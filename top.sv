==> flow/design.v <==
module counter (
    input  logic clk,
    input  logic reset_n,
    input  logic tick,                   
    output logic [3:0] tens, units       
);
    always_ff @(posedge clk or negedge reset_n) begin
        if (!reset_n) begin
            tens  <= 0;
            units <= 0;
        end else if (tick) begin
            if (units == 9) begin
                units <= 0;
                if (tens == 9)
                    tens <= 0;
                else
                    tens <= tens + 1;
            end else begin
                units <= units + 1;
            end
        end
    end
endmodule
module edge_detector (
    input  logic clk,
    input  logic reset_n,
    input  logic signal_in,
    output logic rising_edge
);
    logic prev;
    always_ff @(posedge clk or negedge reset_n) begin
        if (!reset_n)
            prev <= 1'b0;
        else
            prev <= signal_in;
    end
    assign rising_edge = ~prev & signal_in;
endmodule
module hex_decoder (
    input  logic [3:0] bcd,      
    output logic [6:0] seg       
);
    always_comb begin
        case (bcd)
            4'd0: seg = 7'b1000000;
            4'd1: seg = 7'b1111001;
            4'd2: seg = 7'b0100100;
            4'd3: seg = 7'b0110000;
            4'd4: seg = 7'b0011001;
            4'd5: seg = 7'b0010010;
            4'd6: seg = 7'b0000010;
            4'd7: seg = 7'b1111000;
            4'd8: seg = 7'b0000000;
            4'd9: seg = 7'b0010000;
            default: seg = 7'b1111111;  
        endcase
    end
endmodule
module statemachine (
    input  logic clk,
    input  logic reset_n,
    input  logic btn_up,     
    input  logic btn_down,   
    output logic [1:0] speed_select   
);
    typedef enum logic [1:0] {
        OFF    = 2'b00,
        SLOW   = 2'b01,
        MEDIUM = 2'b10,
        FAST   = 2'b11
    } state_t;
    state_t state;
    always_ff @(posedge clk or negedge reset_n) begin
        if (!reset_n)
            state <= OFF;
        else begin
            case (state)
                OFF:    if (btn_up)   state <= SLOW;
                SLOW:   if (btn_up)   state <= MEDIUM;
                        else if (btn_down) state <= OFF;
                MEDIUM: if (btn_up)   state <= FAST;
                        else if (btn_down) state <= SLOW;
                FAST:   if (btn_down) state <= MEDIUM;
            endcase
        end
    end
    assign speed_select = state;
endmodule
module timer #(
    parameter int CLK_FREQ_HZ = 50_000_000
)(
    input  logic clk,
    input  logic reset_n,
    input  logic [1:0] speed_select,   
    output logic tick
);
    logic [31:0] counter = 0;
    logic [31:0] threshold;
    always_comb begin
        case (speed_select)
            2'b01: threshold = CLK_FREQ_HZ / 1;    
            2'b10: threshold = CLK_FREQ_HZ / 10;   
            2'b11: threshold = CLK_FREQ_HZ / 100;  
            default: threshold = 32'hFFFFFFFF;     
        endcase
    end
    always_ff @(posedge clk or negedge reset_n) begin
        if (!reset_n) begin
            counter <= 0;
            tick <= 0;
        end else if (speed_select == 2'b00) begin
            counter <= 0;
            tick <= 0;
        end else if (counter >= threshold - 1) begin
            counter <= 0;
            tick <= 1;
        end else begin
            counter <= counter + 1;
            tick <= 0;
        end
    end
endmodule
module top (
    input  logic CLOCK_50,      
    input  logic [2:0] KEY,     
    output logic [6:0] HEX0,    
    output logic [6:0] HEX1     
);
    logic [1:0] speed_select;
    logic tick;
    logic btn_up, btn_down;
    logic [3:0] units, tens;
    edge_detector up_detector (
        .clk(CLOCK_50),
        .reset_n(KEY[2]),
        .signal_in(KEY[0]),
        .rising_edge(btn_up)
    );
    edge_detector down_detector (
        .clk(CLOCK_50),
        .reset_n(KEY[2]),
        .signal_in(KEY[1]),
        .rising_edge(btn_down)
    );
    statemachine sm (
        .clk(CLOCK_50),
        .reset_n(KEY[2]),
        .btn_up(btn_up),
        .btn_down(btn_down),
        .speed_select(speed_select)
    );
    timer timer_inst (
        .clk(CLOCK_50),
        .reset_n(KEY[2]),
        .speed_select(speed_select),
        .tick(tick)
    );
    counter count (
        .clk(CLOCK_50),
        .reset_n(KEY[2]),
        .tick(tick),
        .tens(tens),
        .units(units)
    );
    hex_decoder hex0 (
        .bcd(units),
        .seg(HEX0)
    );
    hex_decoder hex1 (
        .bcd(tens),
        .seg(HEX1)
    );
endmodule
# Tool chain data of top
# What the tools print for top, step after step.
# Lines are those of the file above, counted from 1.
# Operators carry their Yosys type and port widths (W data, S select, Z words).
# Library cell names are shortened.
# The mark n/a stands for no value.
# inputs
top	top
clock	CLOCK_50
lib	sky130hd
lib_corner	tt_025C_1v80

# After elaboration
# Yosys after proc, flatten, opt, wreduce and memory -nomap, before mapping. Memory bits, and registers merged into a memory's read port (data or address), are not among the register bits. Print and check cells are not counted. Equal cells are merged and count once.
# Memory sizes are those after Yosys's memory passes, which may raise the word count (mostly to a power of two), join words into wider ones and drop unused or constant bits.
# op_classes
n_addsub	4
compare	1
equal	9
n_mux	14
logic	4
reduce_and_logical	4
# op_table
cell	count
$pmux W32 S3	1
$mux W32	2
$add A32 B1 Y32 const B	1
$sub A32 B1 Y32 const B	1
$ge A32 B32 Y1	1
$mux W2	6
$add A4 B1 Y4 const B	2
$eq A4 B4 Y1 const B	2
$pmux W2 S4	1
$mux W4	2
$ne A3 B3 Y1 const B	2
$reduce_and A5 Y1	1
$eq A2 B2 Y1 const B	2
$ne A2 B2 Y1 const B	2
$reduce_bool A4 Y1	1
$and A1 B1 Y1	2
$not A1 Y1	2
$eq A2 B1 Y1 const B	1
$logic_not A2 Y1	1
$reduce_and A2 Y1	1
$mux W1	2
# bits
ff_bits	45
romBits	224
mem_count	2
output_inout_bits	14
elab_cells	45
# mem_list
name	size	word_bits	rd	write_ports	line	text
(no name shown)	16	7	1	0	44	case (bcd)
(no name shown)	16	7	1	0	44

# Longest topological paths
# Yosys ltp: most cells in a row. Word level: on the elaborated netlist, between registers, memories and ports. Mapped: between sequential cells and ports; inverters and the memories' decode and read muxes count.
# depth
depth_word	6
abc_area	0
depth_mapped	15
depth_no_buf	12

# Netlist
# Source: synth_stat.txt of the flow (Yosys; design flattened, memories mapped). It holds for the ABC_AREA given above (unset counts as 0); a run with the other value may have another netlist.
# Totals and module areas in this step are rounded.
# synth_totals
cell_count	400
mapped_area_mm2	0.00347
ff_cells	47
buffers	20
# by_type
cell_type	count	type_area_um2
dfrtp_1	46	1.15E+03
ha_1	41	512.992
nor3_1	46	230.221
xnor2_1	22	192.685
nor2_1	34	127.622
a21oi_1	25	125.12
nand2_1	30	112.608
o21ai_0	19	95.091
nand2b_1	12	75.072
xor2_1	8	70.067
nand4_1	11	68.816
inv_1	17	63.811
a21o_1	7	52.55
and4_1	6	52.55
clkbuf_1	12	45.043
nand3_1	9	45.043
and2_1	7	43.792
buf_2	6	30.029
# Other cell types: 31; their cells: 42.
# The figures by module come from a second, unflattened synthesis with its own total; it is not the netlist above.
# hier_totals
hier_cells	360
area_unflattened_mm2	0.00355
# Rows give one instance, submodules left out.
# modules
module	n_inst	n_cells	area_mm2
timer	1	250	0.00257
counter	1	35	0.000402
hex_decoder	2	31	0.0002
statemachine	1	9	0.0000913
edge_detector	2	2	0.0000388
top	1	0	0

# Worst setup path after synthesis
# OpenSTA on the mapped netlist: ideal clock, no wires. The path of least setup slack (recovery checks aside). Input and output delay are each 20% of the period. Register names are those of the netlist, which keeps one name where synthesis merged equal registers.
# synth_timing
path_kind	register to register
start	register sm.state
end	register timer_inst.counter[21]
tclk_ns	3.9
setup_time_ns	0.137
arrival_time_ns	2.743
required_time_ns	3.763
path_slack_ns	1.020
path_delay_ns	2.880
stages	14
synth_period_reached_ns	2.88
# "path_delay_ns" is the arrival time less input delay plus setup time.
# "stages": output pins that drive a net of the path, with the launching flip-flop's if there is one; two outputs of one cell count as two.
# "synth_period_reached_ns" is the clock period less the worst setup slack; recovery checks do not enter. This is arithmetic on one report: input and output delays are still those of the set period (20% each).
# An end named without its bit number is one bit of that signal or, where synthesis recoded a state register, one of its new flip-flops.
# A register here has more assigning lines than the two given.
# synth_via
cell_sequence	dfrtp_1 > clkbuf_1 > inv_1 > ha_1 > clkbuf_1 > clkbuf_1 > nor2_1 > ha_1 > nand4_1 > nor3_1 > a2bb2oi_1 > nand4b_1 > buf_1 > nor3_1
# synth_lines
element	line	text
start, declared	72	state_t state;
start, assigned	75	state <= OFF;
start, assigned	78	OFF:    if (btn_up)   state <= SLOW;
end, assigned	109	counter <= 0;
end, assigned	118	counter <= counter + 1;
end, declared	97	logic [31:0] counter = 0;
# Chain of elaborated cells between the ends: none given.

# Path in the finished layout
# Path of least setup slack in the final report of stored run 2 (OpenROAD, finished layout, wires in). Where an end is a register, its clock arrival counts in the times.
# layout_timing
path_kind	register to output
start	register count.tens[1]
end	output HEX1[3]
tclk_ns	4.92
out_delay_ns	0.98
arrival_time_ns	2.20
required_time_ns	3.94
path_slack_ns	1.73
stages	7
# The rows between start and end are the longest chain of elaborated cells between them; the timing report does not say that the signal goes this way. Where chains are equally long, one stands for them.
# A line is the first line of the expression or statement that the cell stems from. Yosys adds cells for indexed reads and writes and turns some case tables into memories.
# A memory read counts as a cell of the chain, while the word-level depth stops at memories.
# A register here has more assigning lines than the two given.
# layout_via
cell_sequence	dfrtp_1 > inv_1 > ha_1 > or2_2 > a21oi_1 > a31oi_1 > clkdlybuf4s50_1
elab_chain_len	1
cone_cells	1
# layout_lines
element	line	text
start, declared	5	output logic [3:0] tens, units
start, assigned	9	tens  <= 0;
start, assigned	17	tens <= tens + 1;
$mem_v2 Z16 W7	44	case (bcd)
end, declared	127	output logic [6:0] HEX1

Appendix: measured runs

Module top, platform sky130hd: 2 stored runs of the flow (Yosys, OpenROAD) with differing settings, in no particular order. Input and output delays are each 20% of the period that was set; the output load is 0.01 pF.
"period_less_ws_ns" means the clock period less the worst setup slack. The figure is calculated, with input and output delays left at 20% of the set period.
"worstPathTime_ns" = time allowed to the worst setup path (clock period - input delay - output delay, where it has them) - its slack; a late launch clock adds to it, a late capture clock takes from it.
"design_power_uw" is the tool's figure for a default switching activity; nothing was simulated.
Results are given in rounded form.

Stored run 1, flow files:
==> flow/run.sh <==
#!/bin/bash
# the make line also repeats the synthesis and layout settings of config.mk as NAME=value (left out here)
make -C /OpenROAD-flow-scripts/flow DESIGN_CONFIG=/design/flow/config.mk WORK_HOME=/design/flow/orfs CLKGATE_MAP_FILE= finish
==> flow/config.mk <==
export PLATFORM = sky130hd
export DESIGN_NAME = top
export DESIGN_NICKNAME = top
export VERILOG_FILES = /design/flow/design.v
export SDC_FILE = /design/flow/constraint.sdc
export NUM_CORES = 4
export LEC_CHECK = 0
export CAP_MARGIN = 20
export CELL_PAD_IN_SITES_DETAIL_PLACEMENT = 1
export CELL_PAD_IN_SITES_GLOBAL_PLACEMENT = 3
export CORE_MARGIN = 2
export CORE_UTILIZATION = 69
export CTS_CLUSTER_SIZE = 11
export MIN_ROUTING_LAYER = met1
export PLACE_DENSITY = 0.68
export SLEW_MARGIN = 40
==> flow/constraint.sdc <==
create_clock -name core_clock -period 4.18 [get_ports {CLOCK_50}]
set_input_delay 0.8360 -clock core_clock [delete_from_list [all_inputs] [get_ports {CLOCK_50}]]
set_output_delay 0.8360 -clock core_clock [all_outputs]
set_load 0.01 [all_outputs]

Stored run 1: not finished: placement ended with error GPL-0301

Stored run 2, flow files:
==> flow/run.sh <==
#!/bin/bash
# the make line also repeats the synthesis and layout settings of config.mk as NAME=value (left out here)
make -C /OpenROAD-flow-scripts/flow DESIGN_CONFIG=/design/flow/config.mk WORK_HOME=/design/flow/orfs CLKGATE_MAP_FILE= finish
==> flow/config.mk <==
export PLATFORM = sky130hd
export DESIGN_NAME = top
export DESIGN_NICKNAME = top
export VERILOG_FILES = /design/flow/design.v
export SDC_FILE = /design/flow/constraint.sdc
export NUM_CORES = 4
export LEC_CHECK = 0
export CAP_MARGIN = 20
export CELL_PAD_IN_SITES_GLOBAL_PLACEMENT = 0
export CORE_MARGIN = 2
export CORE_UTILIZATION = 31
export CTS_CLUSTER_DIAMETER = 149
export CTS_CLUSTER_SIZE = 75
export GPL_ROUTABILITY_DRIVEN = 0
export GPL_TIMING_DRIVEN = 1
export HOLD_SLACK_MARGIN = 0.05
export PLACE_DENSITY_LB_ADDON = 0.14
export SETUP_SLACK_MARGIN = 1.33
export SLEW_MARGIN = 20
==> flow/constraint.sdc <==
create_clock -name core_clock -period 4.92 [get_ports {CLOCK_50}]
set_input_delay 0.9840 -clock core_clock [delete_from_list [all_inputs] [get_ports {CLOCK_50}]]
set_output_delay 0.9840 -clock core_clock [all_outputs]
set_load 0.01 [all_outputs]

==> results of stored run 2, as CSV <==
result,value
synth_area_mm2,0.00347
die_area_mm2,0.0121
utilization_pct,35.2
setup_worst_slack_ns,1.73
tns_setup_ns,0.000
design_power_uw,1040
period_less_ws_ns,3.189
worstPathTime_ns,2.20
worstPathKind,"register to output"
